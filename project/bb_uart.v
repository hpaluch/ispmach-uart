==> flow/design.v <==
module bb_uart_tx(rst, txen, txreg, bdclk, txd, txbsy);
  input rst;
  input txen;
  input [7:0]txreg;
  input bdclk;
  output txd;
  output txbsy;
  reg rtxbsy;
  assign txbsy = rtxbsy;
  reg rtxd;
  assign txd = rtxd;
  reg [3:0]rstate;
  reg [7:0]rtxreg;  
  parameter s0  = 4'b0000;  
  parameter s1  = 4'b0001;  
  parameter s8  = 4'b1000;  
  parameter s9  = 4'b1001;  
  parameter s10 = 4'b1010;  
  always @(posedge bdclk)
  if (rst)
  begin
    rstate  <= s0;  
    rtxbsy  <= 0;
    rtxd    <= 1;  
  end
  else
  begin
    if ( rstate == s0 && txen )
    begin
      rstate  <= s1;  
      rtxreg <= txreg;
      rtxbsy  <= 1;
      rtxd    <= 0;
    end
    else
    if ( rstate >= s1 && rstate <= s8 )
    begin
      rstate  <= rstate + 1;
      rtxd    <= rtxreg[0];
      rtxreg  <= { 1'b1, rtxreg[7:1] };
    end
    else 
    if ( rstate == s9 )
    begin
	rtxd   <= 1;  
        rstate <= s10;
    end
    else 
    if ( rstate == s10 )
    begin
        rtxbsy <= 0;  
	rstate <= s0;
    end         
  end
endmodule
# Reports on bb_uart_tx
# What the tools print for bb_uart_tx, step after step.
# Lines are those of the file above, counted from 1.
# Cell names lack the library's common part.
# The mark n/a stands for no value.
[inputs]
top = "bb_uart_tx"
clock = "bdclk"
lib = "sky130hd"
lib_corner = "tt_025C_1v80"

# After elaboration
# Source: Yosys, flattened and elaborated, memories not mapped. Widths are those after wreduce. Registers that Yosys merges into a memory's read port (data or address) are not register bits. Print and check cells do not count. Equal cells are merged and count once.
[word_totals]
mem_bits_ro = 0
n_memories = 0
output_inout_bits = 2
clocked_rd_ports_x_width = 0
mem_bits_rw = 0
elab_cells = 37
register_bits = 14
inputBits = 11
latch_bits = 0
[classes]
add_sub_neg = 1
shifts = 0
n_cmp = 2
div_mod_pow = 0
n_logic = 1
muxes = 13
reduce_and_logical = 11
mul = 0
equal = 4
[ops]
columns = ["operator", "count"]
rows = [
  ["2-to-1 mux 8 bit", 2],
  ["2-to-1 mux 4 bit", 3],
  ["== test 4 bit with constant B", 2],
  ["2-to-1 mux 1 bit", 8],
  ["nonzero test 3 bit", 2],
  ["!= test 2 bit with constant B", 2],
  ["nonzero test 2 bit", 2],
  ["adder 4 x 1 -> 4 bit with constant B", 1],
  ["greater-or-equal comparator 4 x 1 -> 1 bit with constant B", 1],
  ["<= comparator 4 bit with constant B", 1],
  ["zero test 4 bit", 1],
  ["nonzero test 4 bit", 1],
  ["AND reduction 3 bit", 1],
  ["logical AND 1 bit", 2],
  ["AND reduction 2 bit", 1],
  ["OR reduction 2 bit", 1],
  ["NOT 1 bit", 1],
]

# Depth
# Depth = most cells in a row (Yosys ltp): at word level without a register or memory, in the mapped netlist without a sequential cell, where the memories' decode and read muxes count.
[logic_depth]
word_depth = 5
ABC_AREA = 0
ltp_mapped = 8
ltp_nobuf = 6

# After synthesis
# Yosys stat after the flow's synthesis: flattened, memories mapped to cells. It holds for the ABC_AREA given above (unset counts as 0); a run with the other value may have another netlist.
[synth_totals]
n_buf = 5
stdcells = 80
seqArea_um2 = 360.3
synth_area_um2 = 830.8
ff_cells = 14
[by_type]
columns = ["type", "count", "type_area_um2"]
rows = [
  ["edfxtp_1", 8, 240.23],
  ["dfxtp_1", 6, 120.115],
  ["mux2_2", 8, 90.086],
  ["ha_1", 4, 50.048],
  ["a21oi_1", 5, 25.024],
  ["buf_6", 2, 22.522],
  ["nor2_1", 6, 22.522],
  ["o21ai_0", 4, 20.019],
  ["inv_1", 5, 18.768],
  ["nor3_1", 3, 15.014],
  ["nor4_1", 2, 12.512],
  ["and3_4", 1, 11.261],
  ["nand2_1", 3, 11.261],
  ["or3b_4", 1, 11.261],
  ["a222oi_1", 1, 10.01],
  ["mux2i_1", 1, 10.01],
  ["nand3_1", 2, 10.01],
  ["o31a_2", 1, 10.01],
]
# Other cell types: 16; their cells: 17.

# Timing after synthesis
# OpenSTA on the mapped netlist: ideal clock, no wires. The path of least setup slack (recovery checks aside). Input and output delay are each 20% of the period. Register names are those of the netlist, which keeps one name where synthesis merged equal registers.
[synth_path]
kind = "reg-to-reg"
start = "reg rstate[0]"
end = "reg rtxreg[1]"
path_slack_ns = 0.656
t_arrival_ns = 1.554
path_delay_ns = 1.814
stages = 8
tclk_ns = 2.47
t_first_pin_ns = 0.000
path_buffers = 2
t_required_ns = 2.210
setup_ns = 0.260
synth_period_reached_ns = 1.814
# "path_delay_ns" = arrival - input delay + setup time.
# "stages": output pins that drive a net of the path, with the launching flip-flop's if there is one; two outputs of one cell count as two.
# "synth_period_reached_ns" is the clock period less the worst setup slack; recovery checks do not enter. This is arithmetic on one report: input and output delays are still those of the set period (20% each).
# The rows between start and end are the longest chain of elaborated cells between them; the timing report does not say that the signal goes this way. Where chains are equally long, one stands for them.
# A line is the first line of the expression or statement that the cell stems from. Yosys adds cells for indexed reads and writes and turns some case tables into memories.
# A register here has more assigning lines than the two given.
# The path ends at the data pin of a flip-flop with enable; ways to the enable are not counted.
[synth_between]
cell_sequence = "dfxtp_1 inv_1 ha_1 buf_6 and2b_2 and3_4 buf_6 mux2_2"
elab_chain_cells = 4
cells_between = 7
cone_lines = 2
cone_classes = "compare (2); mux (2); reduce/logical (3)"
[synth_lines]
columns = ["element", "line_no", "text"]
rows = [
  ["from (decl)", 12, "reg [3:0]rstate;"],
  ["from (assign)", 22, "rstate  <= s0;"],
  ["from (assign)", 30, "rstate  <= s1;"],
  ["greater-or-equal comparator 4 x 1 -> 1 bit", 36, "if ( rstate >= s1 && rstate <= s8 )"],
  ["logical AND 1 bit", 36, ""],
  ["2-to-1 mux 8 bit", 36, ""],
  ["2-to-1 mux 8 bit", 28, "if ( rstate == s0 && txen )"],
  ["to (assign)", 31, "rtxreg <= txreg;"],
  ["to (assign)", 40, "rtxreg  <= { 1'b1, rtxreg[7:1] };"],
  ["to (decl)", 13, "reg [7:0]rtxreg;"],
]

# Path in the finished layout
# Path of least setup slack in the final report of run 2 (OpenROAD, finished layout, wires in). Where an end is a register, its clock arrival counts in the times.
[layout_path]
kind = "reg-to-reg"
start = "reg rstate[0]"
end = "reg rtxreg[6]"
path_buffers = 0
t_first_pin_ns = 0.28
path_slack_ns = 1.30
t_arrival_ns = 2.02
stages = 6
t_required_ns = 3.32
tclk_ns = 3.28
setup_ns = 0.24
# The rows between start and end are the longest chain of elaborated cells between them; the timing report does not say that the signal goes this way. Where chains are equally long, one stands for them.
# A register here has more assigning lines than the two given.
# The path ends at the data pin of a flip-flop with enable; ways to the enable are not counted.
[layout_between]
cell_sequence = "dfxtp_1 inv_1 ha_1 and2b_2 and3_4 mux2_2"
elab_chain_cells = 4
cells_between = 7
cone_lines = 2
cone_classes = "compare (2); mux (2); reduce/logical (3)"
[layout_lines]
columns = ["element", "line_no", "text"]
rows = [
  ["from (decl)", 12, "reg [3:0]rstate;"],
  ["from (assign)", 22, "rstate  <= s0;"],
  ["from (assign)", 30, "rstate  <= s1;"],
  ["greater-or-equal comparator 4 x 1 -> 1 bit", 36, "if ( rstate >= s1 && rstate <= s8 )"],
  ["logical AND 1 bit", 36, ""],
  ["2-to-1 mux 8 bit", 36, ""],
  ["2-to-1 mux 8 bit", 28, "if ( rstate == s0 && txen )"],
  ["to (assign)", 31, "rtxreg <= txreg;"],
  ["to (assign)", 40, "rtxreg  <= { 1'b1, rtxreg[7:1] };"],
  ["to (decl)", 13, "reg [7:0]rtxreg;"],
]

# Design bb_uart_tx on sky130hd. What follows are 2 stored runs of the flow, each under its own settings; their order means nothing. The constraints put input and output delay at 20% of the set period each and load the outputs with 0.01 pF.
# "period_less_ws_ns" = clock period - worst setup slack. The figure is calculated, with input and output delays left at 20% of the set period.
# "critical_path_time_ns" is the time allowed to the run's worst setup path (the clock period less input and output delay, where it has them) less its slack. Clock arrival times count: a late capture clock shortens it, a late launch clock lengthens it.
# "total_power_mw": no workload was simulated; the value follows from the tool's default switching activity.

[[run]]
name = "run 1"
[run.settings]
period_ns = 1.23
CORE_UTILIZATION = 65
PLACE_DENSITY_LB_ADDON = 0.02
CORE_ASPECT_RATIO = 0.65
CORE_MARGIN = 3
CELL_PAD_IN_SITES_GLOBAL_PLACEMENT = 2
TNS_END_PERCENT = 35
ABC_AREA = 1
GPL_ROUTABILITY_DRIVEN = 0
CTS_CLUSTER_SIZE = 57
CAP_MARGIN = 20
SLEW_MARGIN = 20
[run.results]
outcome = "no results, floorplanning failed with PDN-0185"

[[run]]
name = "run 2"
[run.settings]
period_ns = 3.28
CORE_UTILIZATION = 71
SETUP_SLACK_MARGIN = 0.84
PLACE_DENSITY_LB_ADDON = 0.21
CORE_MARGIN = 10
CTS_CLUSTER_SIZE = 39
CAP_MARGIN = 15
SLEW_MARGIN = 20
[run.results]
post_synth_area_um2 = 830.8
critical_path_time_ns = 1.98
critical_path_type = "reg-to-reg"
setup_worst_slack_ns = 1.303
design.die.area_um2 = 2938.2
util_pct = 86.4
setupTns_ns = 0.000
hold_ws_ns = 0.516
period_less_ws_ns = 1.977
final_cell_area_um2 = 959.7
total_power_mw = 0.9071

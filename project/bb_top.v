==> flow/design.v <==
module bb_top(osc_clk, tmr_clk,txbd_clk, nled, nrst, txd);
  output osc_clk;
  output tmr_clk;
  output [7:0]nled;
  output txbd_clk;
  output txd;
  input nrst;
  assign nled[0] = nrst;          
  assign nled[7:3] = 5'b11111;  
  defparam I1.TIMER_DIV = "1048576";
  OSCTIMER I1 (.DYNOSCDIS(1'b0), .TIMERRES(1'b0), .OSCOUT(osc_clk), .TIMEROUT(tmr_clk));
  wire rst;
  assign rst = ~nrst;
  bb_uart_clockbase cb1( .rst(rst), .clk(osc_clk), .bdout(txbd_clk) );
  reg [11:0]counter;
  wire   wtxbusy;
  assign nled[1] = ~wtxbusy;
  reg rtxen;
  assign nled[2] = ~txd;
  bb_uart_tx tx1( .rst(rst), .txen(rtxen), .txreg(8'h21), .bdclk(txbd_clk), .txd(txd), .txbsy(wtxbusy));
  always @(posedge txbd_clk)
  if (rst)
  begin
    counter <= 0;
    rtxen <= 0;
  end
  else
  begin
    rtxen <= (counter == 4095);
    counter <= counter + 1;
  end
endmodule
module bb_uart_clockbase(rst,clk,bdout);
	input rst;
	input clk;
	output bdout;
	parameter CLK_DIVIDER = 522;
	parameter HALF_DIVIDER = CLK_DIVIDER/2;
	reg [9:0]bd_cnt;
	reg bd_cnt_out;
	assign bdout = bd_cnt_out;
always @(posedge clk)
    if ( rst )
    begin
       bd_cnt     <= 10'b0000000000;  
       bd_cnt_out <= 0;
    end
    else
    begin
       if ( bd_cnt == HALF_DIVIDER )
	   bd_cnt_out <= 1;  
       if ( bd_cnt < CLK_DIVIDER )
          bd_cnt <= bd_cnt + 1;  
       else
       begin
          bd_cnt <= 10'b0000000000;
	  bd_cnt_out <= 0;
       end
    end
endmodule
# Step by step through the tools: bb_uart_clockbase
# What the tools print for bb_uart_clockbase, step after step.
# Line numbers count from 1 in the design file above.
# Library cell names are shortened.
setup:
  top: "bb_uart_clockbase"
  clock: "clk"
  lib: "sky130hd"
  pvt_corner: "tt_025C_1v80"

# Elaborated design
# Source: Yosys, flattened and elaborated, memories not mapped. Widths are those after wreduce. Registers that Yosys merges into a memory's read port (data or address) are not register bits. Print and check cells do not count. Equal cells are merged and count once.
classes:
  addsub: 1
  cmp: 1
  n_eq: 1
  n_logic: 1
  reduce_logical: 1
op_table:
  columns: ["operator", "count"]
  rows:
  - ["adder 10 x 1 -> 10 bit (second input constant)", 1]
  - ["< comparator 10 bit (second input constant)", 1]
  - ["== test 10 x 9 -> 1 bit (second input constant)", 1]
  - ["OR reduction 2 bit", 1]
  - ["inverter 1 bit", 1]
bits:
  reg_bits: 11
  in_bits: 2
  out_inout_bits: 1
  wordCells: 7

# Longest topological paths
# Longest topological path by Yosys (ltp), each cell counted once; first at word level (registers and memories cut), then after technology mapping (sequential cells cut; the memories' decode and read muxes count).
depth:
  depth_word: 3
  abc_area: 0
  depth_mapped: 4
  ltp_nobuf: 4

# Netlist
# Yosys stat after the flow's synthesis: flattened, memories mapped to cells. It holds for the ABC_AREA given above (unset counts as 0); a run with the other value may have another netlist.
# The area totals of this step are shown rounded.
types:
  columns: ["cell", "count", "type_area_um2"]
  rows:
  - ["dfxtp_1", 11, 220.211]
  - ["nor2_1", 8, 30.029]
  - ["a21oi_1", 5, 25.024]
  - ["ha_1", 2, 25.024]
  - ["nand3_1", 4, 20.019]
  - ["o21ai_0", 4, 20.019]
  - ["or3_1", 3, 18.768]
  - ["xor2_1", 2, 17.517]
  - ["or4_1", 2, 15.014]
  - ["a31oi_2", 1, 12.512]
  - ["nor4_2", 1, 12.512]
  - ["nor4bb_1", 1, 10.01]
  - ["nand4b_1", 1, 8.758]
  - ["xnor2_1", 1, 8.758]
  - ["inv_1", 2, 7.507]
  - ["o31ai_1", 1, 7.507]
  - ["a31oi_1", 1, 6.256]
  - ["nand2_2", 1, 6.256]
# Other cell types: 3; their cells: 3.
synth_totals:
  cell_count: 54
  mapped_area_um2: 488
  seq_area_um2: 220
  ffs: 11
  buf_cells: 0

# Path before layout
# Path of least setup slack by OpenSTA after synthesis, without wires, with an ideal clock, recovery checks aside; 20% of the period is set as input and as output delay. Where synthesis merged equal registers, the netlist keeps one of their names.
synth_timing:
  kind: "register to register"
  start: "register bd_cnt[0]"
  end: "register bd_cnt[8]"
  tclk_ps: 1200
  setup_ps: 73
  t_first_pin_ps: 0
  arrival_time_ps: 1175
  t_required_ps: 1127
  setup_slack_ps: -48
  path_delay_ps: 1248
  stages: 5
  n_path_buf: 0
  period_less_setup_slack_ps: 1248
# "path_delay_ps" = arrival - input delay + setup time.
# "stages" counts driving pins, that of a launching flip-flop among them; a cell with two outputs on the path counts twice.
# "period_less_setup_slack_ps" = period - worst setup slack (recovery checks aside). The figure is calculated, with input and output delays left at 20% of the set period.
# The rows between start and end are the longest chain of elaborated cells between them; the timing report does not say that the signal goes this way. Where chains are equally long, one stands for them.
# A line is the first line of the expression or statement that the cell stems from. Yosys adds cells for indexed reads and writes and turns some case tables into memories.
# At most two assigning lines are given for a register; there are more.
synth_via:
  path_cell_list: "dfxtp_1 -> ha_1 -> nand4_1 -> or3_1 -> a21oi_1"
  elab_chain_len: 3
  cone_cells: 4
  lines_between: 2
  classes_between: "add/sub: 1; compare: 1; logic: 1; reduce/logical: 1"
synth_lines:
  columns: ["element", "line", "text"]
  rows:
  - ["from (decl)", 39, "reg [9:0]bd_cnt;"]
  - ["from (assign)", 45, "bd_cnt     <= 10'b0000000000;"]
  - ["from (assign)", 53, "bd_cnt <= bd_cnt + 1;"]
  - ["< comparator 10 bit", 52, "if ( bd_cnt < CLK_DIVIDER )"]
  - ["inverter 1 bit", null, null]
  - ["OR reduction 2 bit", null, null]
  - ["to (assign)", 53, null]
  - ["to (assign)", 56, "bd_cnt <= 10'b0000000000;"]
  - ["to (decl)", 39, null]

# Path in the finished layout
# From the final timing report of entry A: the path of least setup slack in the routed layout; clock arrival at registers is part of the times.
# The report prints the path's times to 10 ps; the period is as set.
layout_timing:
  kind: "register to output"
  start: "register bd_cnt_out"
  end: "output bdout"
  tclk_ps: 1930
  out_delay_ps: 390
  t_first_pin_ps: 260
  arrival_time_ps: 1130
  t_required_ps: 1540
  setup_slack_ps: 420
  stages: 2
  n_path_buf: 1
# At most two assigning lines are given for a register; there are more.
layout_via:
  path_cell_list: "dfxtp_1 -> clkdlybuf4s50_1"
  elab_chain_len: 0
  cone_cells: 0
  lines_between: 0
layout_lines:
  columns: ["element", "line", "text"]
  rows:
  - ["from (decl)", 40, "reg bd_cnt_out;"]
  - ["from (assign)", 46, "bd_cnt_out <= 0;"]
  - ["from (assign)", 51, "bd_cnt_out <= 1;"]
  - ["to (decl)", 36, "output bdout;"]

Lab notebook: bb_uart_clockbase

Below are 2 stored runs of the flow (Yosys, OpenROAD; platform sky130hd) on bb_uart_clockbase, each with its settings and what was measured, unordered. Constraints: input delay and output delay 20% of the set period each, output load 0.01 pF.
"period_reached_ps": clock period set for the run, less the worst setup slack. It is reckoned from that one timing run; input and output delays stay at 20% of the period that was set.
By "worst_setup_path_time_ps" is meant the share of the clock period that the worst setup path is allowed (20% is reserved at inputs, 20% at outputs), minus its slack. Clock arrival times at its registers enter into it.
"fin_power_mw" rests on the timing tool's default activity at the inputs, not on a simulated workload.
"worst_setup_path_time_ps" is given in steps of 10 ps.
Measured values are rounded.

--- entry A ---
==> flow/run.sh <==
#!/bin/bash
# the make line also repeats the synthesis and layout settings of config.mk as NAME=value (left out here)
make -C /OpenROAD-flow-scripts/flow DESIGN_CONFIG=/design/flow/config.mk WORK_HOME=/design/flow/orfs CLKGATE_MAP_FILE= finish
==> flow/config.mk <==
export PLATFORM = sky130hd
export DESIGN_NAME = bb_uart_clockbase
export DESIGN_NICKNAME = bb_uart_clockbase
export VERILOG_FILES = /design/flow/design.v
export SDC_FILE = /design/flow/constraint.sdc
export NUM_CORES = 4
export LEC_CHECK = 0
export CAP_MARGIN = 20
export CORE_MARGIN = 2
export CORE_UTILIZATION = 40
export SLEW_MARGIN = 20
==> flow/constraint.sdc <==
create_clock -name core_clock -period 1.93 [get_ports {clk}]
set_input_delay 0.3860 -clock core_clock [delete_from_list [all_inputs] [get_ports {clk}]]
set_output_delay 0.3860 -clock core_clock [all_outputs]
set_load 0.01 [all_outputs]

==> results, as YAML <==
results:
  final_cell_area_um2: 559
  period_reached_ps: 1514
  design.die.area_um2: 1520
  final_hold_ws_ps: 470
  worst_setup_path_time_ps: 1130
  critical_path_type: "register to output"
  fin_power_mw: 0.560
  post_synth_area_um2: 488
  util_frac: 0.497
  final_setup_ws_ps: 416
  setupTns_ps: 0

--- entry B ---
==> flow/run.sh <==
#!/bin/bash
# the make line also repeats the synthesis and layout settings of config.mk as NAME=value (left out here)
make -C /OpenROAD-flow-scripts/flow DESIGN_CONFIG=/design/flow/config.mk WORK_HOME=/design/flow/orfs CLKGATE_MAP_FILE= finish
==> flow/config.mk <==
export PLATFORM = sky130hd
export DESIGN_NAME = bb_uart_clockbase
export DESIGN_NICKNAME = bb_uart_clockbase
export VERILOG_FILES = /design/flow/design.v
export SDC_FILE = /design/flow/constraint.sdc
export NUM_CORES = 4
export LEC_CHECK = 0
export ABC_AREA = 0
export CAP_MARGIN = 20
export CELL_PAD_IN_SITES_GLOBAL_PLACEMENT = 0
export CORE_ASPECT_RATIO = 0.72
export CORE_MARGIN = 2
export CORE_UTILIZATION = 50
export CTS_CLUSTER_DIAMETER = 328
export HOLD_SLACK_MARGIN = 0.03
export PLACE_DENSITY = 0.69
export SLEW_MARGIN = 0
export TNS_END_PERCENT = 10
==> flow/constraint.sdc <==
create_clock -name core_clock -period 2.48 [get_ports {clk}]
set_input_delay 0.4960 -clock core_clock [delete_from_list [all_inputs] [get_ports {clk}]]
set_output_delay 0.4960 -clock core_clock [all_outputs]
set_load 0.01 [all_outputs]

==> results, as YAML <==
outcome: "no results, floorplanning failed with PDN-0185"
